==> flow/design.v <==
module SieveOfEratosthenes (
	input logic clock, reset_n,
	output logic done,
	output logic [100:0] is_prime);
	logic [100:0] prime_iterator_r, prime_iterator_b;
	logic [100:0] multiple_iterator_r, multiple_iterator_b;
	logic [100:0] multiple_iterator_step_size_r, multiple_iterator_step_size_b;
	logic [100:0] is_prime_r, is_prime_b;
	logic increment_prime_iterator;
	logic first_multiple_r, first_multiple_b;
	assign increment_prime_iterator = (multiple_iterator_r + multiple_iterator_step_size_r) > 100;
	assign done = (prime_iterator_r == 100) && (increment_prime_iterator);
	assign is_prime = done ? is_prime_r : '0;
	always_comb
	begin
		is_prime_b = is_prime_r;
		if(!first_multiple_r) 
		begin
			is_prime_b[multiple_iterator_r] = 1;
		end
	end
	always_comb 
	begin
		prime_iterator_b = prime_iterator_r;
		multiple_iterator_b = multiple_iterator_r;
		multiple_iterator_step_size_b = multiple_iterator_step_size_r;
		first_multiple_b = 0;
		if(increment_prime_iterator) 
		begin
			prime_iterator_b = prime_iterator_r + 1;
			first_multiple_b = 1;
			multiple_iterator_b = prime_iterator_b;
			multiple_iterator_step_size_b = prime_iterator_b;
		end
		else 
		begin
			multiple_iterator_b = multiple_iterator_r + multiple_iterator_step_size_r;
		end
	end
	always_ff @(posedge clock or negedge reset_n) 
	begin
		if(~reset_n) 
		begin
			prime_iterator_r <= 2;
			multiple_iterator_r <= 2;
			multiple_iterator_step_size_r <= 2;
			first_multiple_r <= 1;
			is_prime_r <= 3;
		end
		else 
		begin
			prime_iterator_r <= prime_iterator_b;
			multiple_iterator_r <= multiple_iterator_b;
			multiple_iterator_step_size_r <= multiple_iterator_step_size_b;
			first_multiple_r <= first_multiple_b;
			is_prime_r <= is_prime_b;
		end
	end
endmodule
# From RTL to reports: SieveOfEratosthenes
# What the tools print for SieveOfEratosthenes, step after step.
# Lines are those of the file above, counted from 1.
# Operators carry their Yosys type and port widths (W data, S select, Z words).
# Cell names lack the library's common part.
# The mark -- stands for no value.
[setup]
top = "SieveOfEratosthenes"
clock = "clock"
library = "sky130hd"
corner = "tt_025C_1v80"

# After elaboration
# Source: Yosys, flattened and elaborated, memories not mapped. Widths are those after wreduce; folded enables and synchronous resets count as part of the registers. Registers that Yosys merges into a memory's read port (data or address) are not register bits. Print and check cells do not count. Equal cells are merged and count once.
[word_totals]
ff_bits = 304
in_bits = 2
word_cells = 17
[op_classes]
n_addsub = 3
n_cmp = 1
n_eq = 1
shift = 1
muxes = 3
logic = 3
n_reduce_logical = 1
[ops]
columns = ["op", "count"]
rows = [
  ["$mux W101", 2],
  ["$shift A1 B102 Y101 const A", 1],
  ["$neg A101 Y102", 1],
  ["$add A101 B1 Y101 const B", 1],
  ["$add A101 B101 Y101", 1],
  ["$and A101 B101 Y101", 1],
  ["$or A101 B101 Y101", 1],
  ["$gt A101 B7 Y1 const B", 1],
  ["$eq A101 B7 Y1 const B", 1],
  ["$not A101 Y101", 1],
  ["$logic_and A1 B1 Y1", 1],
  ["$mux W1", 1],
]

# Logic depth
# Depth = most cells in a row (Yosys ltp): at word level without a register or memory, in the mapped netlist without a sequential cell, where the memories' decode and read muxes count.
[logic_depth]
word_depth = 5
abc_area = 0
ltp_mapped = 19

# Mapped cells and area
# Yosys stat after the flow's synthesis: flattened, memories mapped to cells. It holds for the ABC_AREA given above (unset counts as 0); a run with the other value may have another netlist.
[types]
columns = ["type", "count"]
rows = [
  ["dfrtp_1", 299],
  ["xor2_1", 225],
  ["ha_1", 103],
  ["nor2_1", 312],
  ["nand2_1", 275],
  ["xnor2_1", 110],
  ["a21oi_1", 184],
  ["and2_1", 121],
  ["nand4_1", 113],
  ["a31oi_1", 111],
  ["nor3_1", 137],
  ["o21ai_0", 137],
  ["nand3_1", 124],
  ["a41o_1", 61],
  ["clkbuf_1", 156],
  ["nor4_1", 88],
  ["a31o_2", 45],
  ["and3_1", 36],
]
# Other cell types: 68; their cells: 523.
[mapped]
cells = 3160
area_um2 = 25349.3
flip_flops = 304
buffers = 206

# Timing after synthesis
# Source: OpenSTA report_checks on the synthesized netlist (no wires, ideal clock, input and output delay 20% of the period each), path of least setup slack; recovery checks are left aside. Register names are those of the netlist, which keeps one name where synthesis merged equal registers.
[synth_path]
path_kind = "register to output"
start = "register multiple_iterator_step_size_r[8]"
end = "output port is_prime[11]"
tclk_ps = 5850
output_delay_ps = 1170
t_first_pin_ps = 0
arrival_ps = 4540
t_required_ps = 4680
slack_ps = 140
path_delay_ps = 4540
driving_pins = 16
path_buffers = 3
period_less_setup_slack_ps = 5710
# "path_delay_ps" is the arrival time less input delay plus setup time.
# A path that ends at an output port has no setup time.
# "driving_pins" counts driving pins, that of a launching flip-flop among them; a cell with two outputs on the path counts twice.
# "period_less_setup_slack_ps" is the clock period less the worst setup slack; recovery checks do not enter. This is arithmetic on one report: input and output delays are still those of the set period (20% each).
# Between the ends stands the longest chain of elaborated cells between them, by number of cells; it is not shown to be the way that was timed. Of several equally long chains one is given.
# A line is the first line of the expression or statement that the cell stems from. Yosys adds cells for indexed reads and writes and turns some case tables into memories.
[synth_between]
cell_sequence = "dfrtp_1 -> ha_1 -> clkbuf_1 -> nand4_1 -> a2111o_1 -> a2111oi_2 -> nor3b_1 -> xor2_1 -> o21ai_0 -> or4_1 -> or4_1 -> nor4_4 -> a31oi_1 -> clkbuf_1 -> clkbuf_1 -> and2_1"
elab_chain_len = 4
cone_cells = 5
classes_between = "add/sub: 1; compare: 1; eq/ne: 1; mux: 1; reduce/logical: 1"
[synth_rtl]
columns = ["item", "line", "rtl"]
rows = [
  ["start: declaration", 7, "logic [100:0] multiple_iterator_step_size_r, multiple_iterator_step_size_b;"],
  ["start: assignment", 46, "multiple_iterator_step_size_r <= 2;"],
  ["start: assignment", 54, "multiple_iterator_step_size_r <= multiple_iterator_step_size_b;"],
  ["$add A101 B101 Y101", 11, "assign increment_prime_iterator = (multiple_iterator_r + multiple_iterator_step_size_r) > 100;"],
  ["$gt A101 B7 Y1", 11, ""],
  ["$logic_and A1 B1 Y1", 12, "assign done = (prime_iterator_r == 100) && (increment_prime_iterator);"],
  ["$mux W101", 13, "assign is_prime = done ? is_prime_r : '0;"],
  ["end: declaration", 4, "output logic [100:0] is_prime);"],
]

# Path in the finished layout
# Path of least setup slack in the final report of job 2 (OpenROAD, finished layout, wires in). Where an end is a register, its clock arrival counts in the times.
# The report prints the path's times to 10 ps; the period is as set.
[layout_path]
path_kind = "register to output"
start = "register multiple_iterator_r[55]"
end = "output port is_prime[76]"
tclk_ps = 9520
output_delay_ps = 1900
t_first_pin_ps = 570
arrival_ps = 7240
t_required_ps = 7620
slack_ps = 380
driving_pins = 16
path_buffers = 2
# Between the ends stands the longest chain of elaborated cells between them, by number of cells; it is not shown to be the way that was timed. Of several equally long chains one is given.
[layout_between]
cell_sequence = "dfrtp_1 -> ha_1 -> a21oi_1 -> o21ai_0 -> a21oi_1 -> o32ai_1 -> nor3_1 -> nand3_1 -> nor4_1 -> nand4_1 -> or4_1 -> nor4_2 -> a31oi_4 -> buf_4 -> and2_1 -> clkdlybuf4s50_1"
elab_chain_len = 4
cone_cells = 4
classes_between = "add/sub: 1; compare: 1; mux: 1; reduce/logical: 1"
[layout_rtl]
columns = ["item", "line", "rtl"]
rows = [
  ["start: declaration", 6, "logic [100:0] multiple_iterator_r, multiple_iterator_b;"],
  ["start: assignment", 45, "multiple_iterator_r <= 2;"],
  ["start: assignment", 53, "multiple_iterator_r <= multiple_iterator_b;"],
  ["$add A101 B101 Y101", 11, "assign increment_prime_iterator = (multiple_iterator_r + multiple_iterator_step_size_r) > 100;"],
  ["$gt A101 B7 Y1", 11, ""],
  ["$logic_and A1 B1 Y1", 12, "assign done = (prime_iterator_r == 100) && (increment_prime_iterator);"],
  ["$mux W101", 13, "assign is_prime = done ? is_prime_r : '0;"],
  ["end: declaration", 4, "output logic [100:0] is_prime);"],
]

# Measured results for SieveOfEratosthenes: 2 stored runs of the Yosys and OpenROAD flow on sky130hd. The settings differ; the order carries no meaning. The constraints put input and output delay at 20% of the set period each and load the outputs with 0.01 pF.
# "critical_path_time_ps": the worst setup path's part of the clock period (all of it between registers, 20% less for each end at a port) less its slack. A launch clock that arrives late makes it longer, a capture clock that arrives late makes it shorter.
# "critical_path_time_ps" is known to 10 ps.

[[run]]
name = "job 1"
[run.settings]
period_ns = 3.54
CORE_UTILIZATION = 49
SETUP_SLACK_MARGIN = -0.23
CELL_PAD_IN_SITES_DETAIL_PLACEMENT = 1
TNS_END_PERCENT = 5
ABC_AREA = 0
GPL_TIMING_DRIVEN = 1
CTS_CLUSTER_SIZE = 90
SLEW_MARGIN = 35
MAX_ROUTING_LAYER = "met4"
CAP_MARGIN = 20
CORE_MARGIN = 2
[run.results]
outcome = "no final report: clock tree synthesis broke off with DPL-0033"

[[run]]
name = "job 2"
[run.settings]
period_ns = 9.52
CORE_UTILIZATION = 47
SETUP_SLACK_MARGIN = -0.72
PLACE_DENSITY_LB_ADDON = 0.27
CORE_MARGIN = 9
CELL_PAD_IN_SITES_GLOBAL_PLACEMENT = 2
CELL_PAD_IN_SITES_DETAIL_PLACEMENT = 1
CTS_CLUSTER_SIZE = 98
SLEW_MARGIN = 0
CAP_MARGIN = 20
[run.results]
layout_stdcell_area_um2 = 27939.3
yosys_chip_area_um2 = 25349.3
timing.setup.ws_ps = 377
fin_tns_ps = 0
critical_path_time_ps = 7240
worstPathKind = "register to output"
utilization_frac = 0.527
die_area_um2 = 62620.1
