==> flow/design.v <==
module PopulateRam (
	input logic clk,     
	input logic reset_n,  
	input logic bool_ram_q,  
	input logic populating,  
	input logic [9:0] max_prime,
	output logic done_populating, 
	output logic [9:0] boolean_ram_index,  
	output logic [7:0] prime_ram_index,  
	output logic prime_ram_wren  
);
  logic [7:0] prime_ram_index_b, prime_ram_index_r;
  logic [9:0] boolean_ram_index_b, boolean_ram_index_r;
  assign boolean_ram_index = boolean_ram_index_r;
  assign prime_ram_index = prime_ram_index_r; 
  assign prime_ram_wren = !bool_ram_q;
  assign done_populating = boolean_ram_index_r == max_prime;
  always_comb 
  begin
        prime_ram_index_b = prime_ram_index_r;
        boolean_ram_index_b = boolean_ram_index_r + 1;
        if(!bool_ram_q) 
        begin
        	prime_ram_index_b = prime_ram_index_r + 1;
        end
  end
  always_ff @(posedge clk or negedge reset_n) begin
  	if(~reset_n) 
  	begin
  		prime_ram_index_r <= 0;
  		boolean_ram_index_r <= 2;
  	end 
  	else if(populating) 
  	begin
  	    boolean_ram_index_r <= boolean_ram_index_b;
  	    prime_ram_index_r <= prime_ram_index_b;
  	end
  end
endmodule
From RTL to reports: PopulateRam
The steps from the RTL of PopulateRam to its reports follow in flow order.
Lines are those of the file above, counted from 1.
Cell names lack the library's common part.
{ "setup": {"design": "PopulateRam", "clk_port": "clk", "cell_library": "sky130hd", "corner": "tt_025C_1v80"} }

Word level
Source: Yosys, flattened and elaborated, memories not mapped. Widths are those after wreduce. Registers that Yosys merges into a memory's read port (data or address) are not register bits. Print and check cells do not count. Equal cells are merged and count once.
{ "classes": {"reduce_and_logical": 2, "n_addsub": 2, "n_eq": 1, "logic": 1} }
{ "ops": {"columns": ["cell", "count"], "rows": [
  ["adder 10 x 1 -> 10 bit with constant B", 1],
  ["equality test 10 bit", 1],
  ["adder 8 x 1 -> 8 bit with constant B", 1],
  ["AND reduction 2 bit", 1],
  ["inverter 1 bit", 1],
  ["logical NOT 1 bit", 1]
]} }
{ "word_totals": {"regBits": 18, "out_inout_bits": 20, "word_cells": 8, "input_bits": 14} }

Depth
Yosys ltp: most cells in a row. Word level: on the elaborated netlist, between registers, memories and ports. Mapped: between sequential cells and ports; inverters and the memories' decode and read muxes count.
{ "logic_depth": {"word_depth": 2, "abc_area": 0, "mapped_depth": 4, "ltp_nobuf": 4} }

Synthesis result
Yosys stat after the flow's synthesis: flattened, memories mapped to cells. It holds for the ABC_AREA given above (unset counts as 0); a run with the other value may have another netlist.
{ "types": {"columns": ["type", "count", "type_area_um2"], "rows": [
  ["dfrtp_1", 17, 425.408],
  ["xnor2_1", 18, 157.651],
  ["xor2_1", 8, 70.067],
  ["nand4_1", 8, 50.048],
  ["dfstp_2", 1, 26.275],
  ["ha_1", 2, 25.024],
  ["mux2_2", 2, 22.522],
  ["nand2_1", 4, 15.014],
  ["and4b_1", 1, 10.01],
  ["nand3_1", 2, 10.01],
  ["nor3_1", 2, 10.01],
  ["and4_1", 1, 8.758],
  ["or3b_1", 1, 8.758],
  ["buf_4", 1, 7.507],
  ["inv_1", 2, 7.507],
  ["nand3b_1", 1, 7.507],
  ["nor2_1", 2, 7.507],
  ["and3_1", 1, 6.256]
]} }
Not listed: further types 2, cells in them 2.
{ "mapped": {"cells": 76, "sequential_area_um2": 451.7, "synth_area_um2": 888.4, "flip_flops": 18, "buf_cells": 1} }

Path before layout
Source: OpenSTA report_checks on the synthesized netlist (no wires, ideal clock, input and output delay 20% of the period each), path of least setup slack; recovery checks are left aside. Register names are those of the netlist, which keeps one name where synthesis merged equal registers.
{ "synth_timing": {"kind": "reg2out", "start": "reg boolean_ram_index_r[1]", "end": "out done_populating", "n_path_buf": 0, "launch_ps": 0, "arrival_time_ps": 1209, "output_delay_ps": 370, "period_ps": 1850, "t_required_ps": 1480, "path_delay_ps": 1209, "stages": 4, "setup_slack_ps": 271, "synth_period_reached_ps": 1579} }
"path_delay_ps" = arrival - input delay + setup time.
A path that ends at an output port has no setup time.
"stages" counts driving pins, that of a launching flip-flop among them; a cell with two outputs on the path counts twice.
"synth_period_reached_ps" = period - worst setup slack (recovery checks aside). The figure is calculated, with input and output delays left at 20% of the set period.
The rows between start and end are the longest chain of elaborated cells between them; the timing report does not say that the signal goes this way. Where chains are equally long, one stands for them.
Each line given opens the expression or statement behind the cell; cells for indexed reads and writes are added by Yosys, which also makes memories of some case tables.
{ "synth_between": {"cell_sequence": "dfstp_2 xnor2_1 nand4_1 nor4_1", "elab_chain_len": 1, "cells_between": 1, "lines_between": 1, "cone_classes": "eq/ne (1)"} }
{ "synth_rtl": {"columns": ["element", "line_no", "text"], "rows": [
  ["start, declared", 13, "logic [9:0] boolean_ram_index_b, boolean_ram_index_r;"],
  ["start, assigned", 31, "boolean_ram_index_r <= 2;"],
  ["start, assigned", 35, "boolean_ram_index_r <= boolean_ram_index_b;"],
  ["equality test 10 bit", 17, "assign done_populating = boolean_ram_index_r == max_prime;"],
  ["end, declared", 7, "output logic done_populating,"]
]} }

Path in the finished layout
Path of least setup slack in the final report of run 1 (OpenROAD, finished layout, wires in). Where an end is a register, its clock arrival counts in the times.
The report prints the path's times to 10 ps; the period is as set.
{ "layout_timing": {"kind": "in2out", "start": "in bool_ram_q", "end": "out prime_ram_wren", "launch_ps": 370, "arrival_time_ps": 1410, "n_path_buf": 2, "t_required_ps": 1490, "period_ps": 1860, "stages": 3, "in_delay_ps": 370, "output_delay_ps": 370, "setup_slack_ps": 80} }
The rows between start and end are the longest chain of elaborated cells between them; the timing report does not say that the signal goes this way. Where chains are equally long, one stands for them.
{ "layout_between": {"cell_sequence": "clkdlybuf4s50_1 inv_1 clkdlybuf4s50_1", "elab_chain_len": 1, "cells_between": 1, "cone_classes": "reduce/logical (1)"} }
{ "layout_rtl": {"columns": ["element", "line_no", "text"], "rows": [
  ["start, declared", 4, "input logic bool_ram_q,"],
  ["logical NOT 1 bit", 16, "assign prime_ram_wren = !bool_ram_q;"],
  ["end, declared", 10, "output logic prime_ram_wren"]
]} }

Settings and measured results of 2 stored flow runs for module PopulateRam (sky130hd), not sorted in any way. The constraints put input and output delay at 20% of the set period each and load the outputs with 0.01 pF.
"timing.achieved_period_ps": clock period set for the run, less the worst setup slack. It is reckoned from that one timing run; input and output delays stay at 20% of the period that was set.
"worst_setup_path_time_ps": the worst setup path's part of the clock period (all of it between registers, 20% less for each end at a port) less its slack. A launch clock that arrives late makes it longer, a capture clock that arrives late makes it shorter.
"fin_power_w" rests on the timing tool's default activity at the inputs, not on a simulated workload.
"worst_setup_path_time_ps" is given in steps of 10 ps.

Run 1
==> flow/run.sh <==
#!/bin/bash
# the make line also repeats the synthesis and layout settings of config.mk as NAME=value (left out here)
make -C /OpenROAD-flow-scripts/flow DESIGN_CONFIG=/design/flow/config.mk WORK_HOME=/design/flow/orfs CLKGATE_MAP_FILE= finish
==> flow/config.mk <==
export PLATFORM = sky130hd
export DESIGN_NAME = PopulateRam
export DESIGN_NICKNAME = PopulateRam
export VERILOG_FILES = /design/flow/design.v
export SDC_FILE = /design/flow/constraint.sdc
export NUM_CORES = 4
export LEC_CHECK = 0
export CAP_MARGIN = 20
export CORE_MARGIN = 2
export CORE_UTILIZATION = 40
export SLEW_MARGIN = 20
==> flow/constraint.sdc <==
create_clock -name core_clock -period 1.86 [get_ports {clk}]
set_input_delay 0.3720 -clock core_clock [delete_from_list [all_inputs] [get_ports {clk}]]
set_output_delay 0.3720 -clock core_clock [all_outputs]
set_load 0.01 [all_outputs]

==> results of run 1, as JSON <==
{
  "post_synth_area_um2": 888.4,
  "die_footprint_um2": 2613.8,
  "final_stdcell_area_um2": 1392.6,
  "utilization_frac": 0.648,
  "worstSetupSlack_ps": 79,
  "timing.setup.tns_ps": 0,
  "fin_power_w": 0.001771,
  "timing.achieved_period_ps": 1781,
  "worst_setup_path_time_ps": 1040,
  "worst_setup_path_type": "in2out"
}

Run 2
==> flow/run.sh <==
#!/bin/bash
# the make line also repeats the synthesis and layout settings of config.mk as NAME=value (left out here)
make -C /OpenROAD-flow-scripts/flow DESIGN_CONFIG=/design/flow/config.mk WORK_HOME=/design/flow/orfs CLKGATE_MAP_FILE= finish
==> flow/config.mk <==
export PLATFORM = sky130hd
export DESIGN_NAME = PopulateRam
export DESIGN_NICKNAME = PopulateRam
export VERILOG_FILES = /design/flow/design.v
export SDC_FILE = /design/flow/constraint.sdc
export NUM_CORES = 4
export LEC_CHECK = 0
export CAP_MARGIN = 20
export CORE_ASPECT_RATIO = 1.61
export CORE_MARGIN = 2
export CORE_UTILIZATION = 21
export GPL_ROUTABILITY_DRIVEN = 1
export GPL_TIMING_DRIVEN = 0
export MIN_ROUTING_LAYER = met2
export PLACE_DENSITY_LB_ADDON = 0.0
export SETUP_SLACK_MARGIN = -0.23
export SLEW_MARGIN = 30
==> flow/constraint.sdc <==
create_clock -name core_clock -period 2.91 [get_ports {clk}]
set_input_delay 0.5820 -clock core_clock [delete_from_list [all_inputs] [get_ports {clk}]]
set_output_delay 0.5820 -clock core_clock [all_outputs]
set_load 0.01 [all_outputs]

==> results of run 2, as JSON <==
{
  "post_synth_area_um2": 888.4,
  "die_footprint_um2": 4781.4,
  "final_stdcell_area_um2": 1318.8,
  "utilization_frac": 0.319,
  "worstSetupSlack_ps": 209,
  "timing.setup.tns_ps": 0,
  "fin_power_w": 0.001122,
  "timing.achieved_period_ps": 2701,
  "worst_setup_path_time_ps": 1540,
  "worst_setup_path_type": "in2out"
}
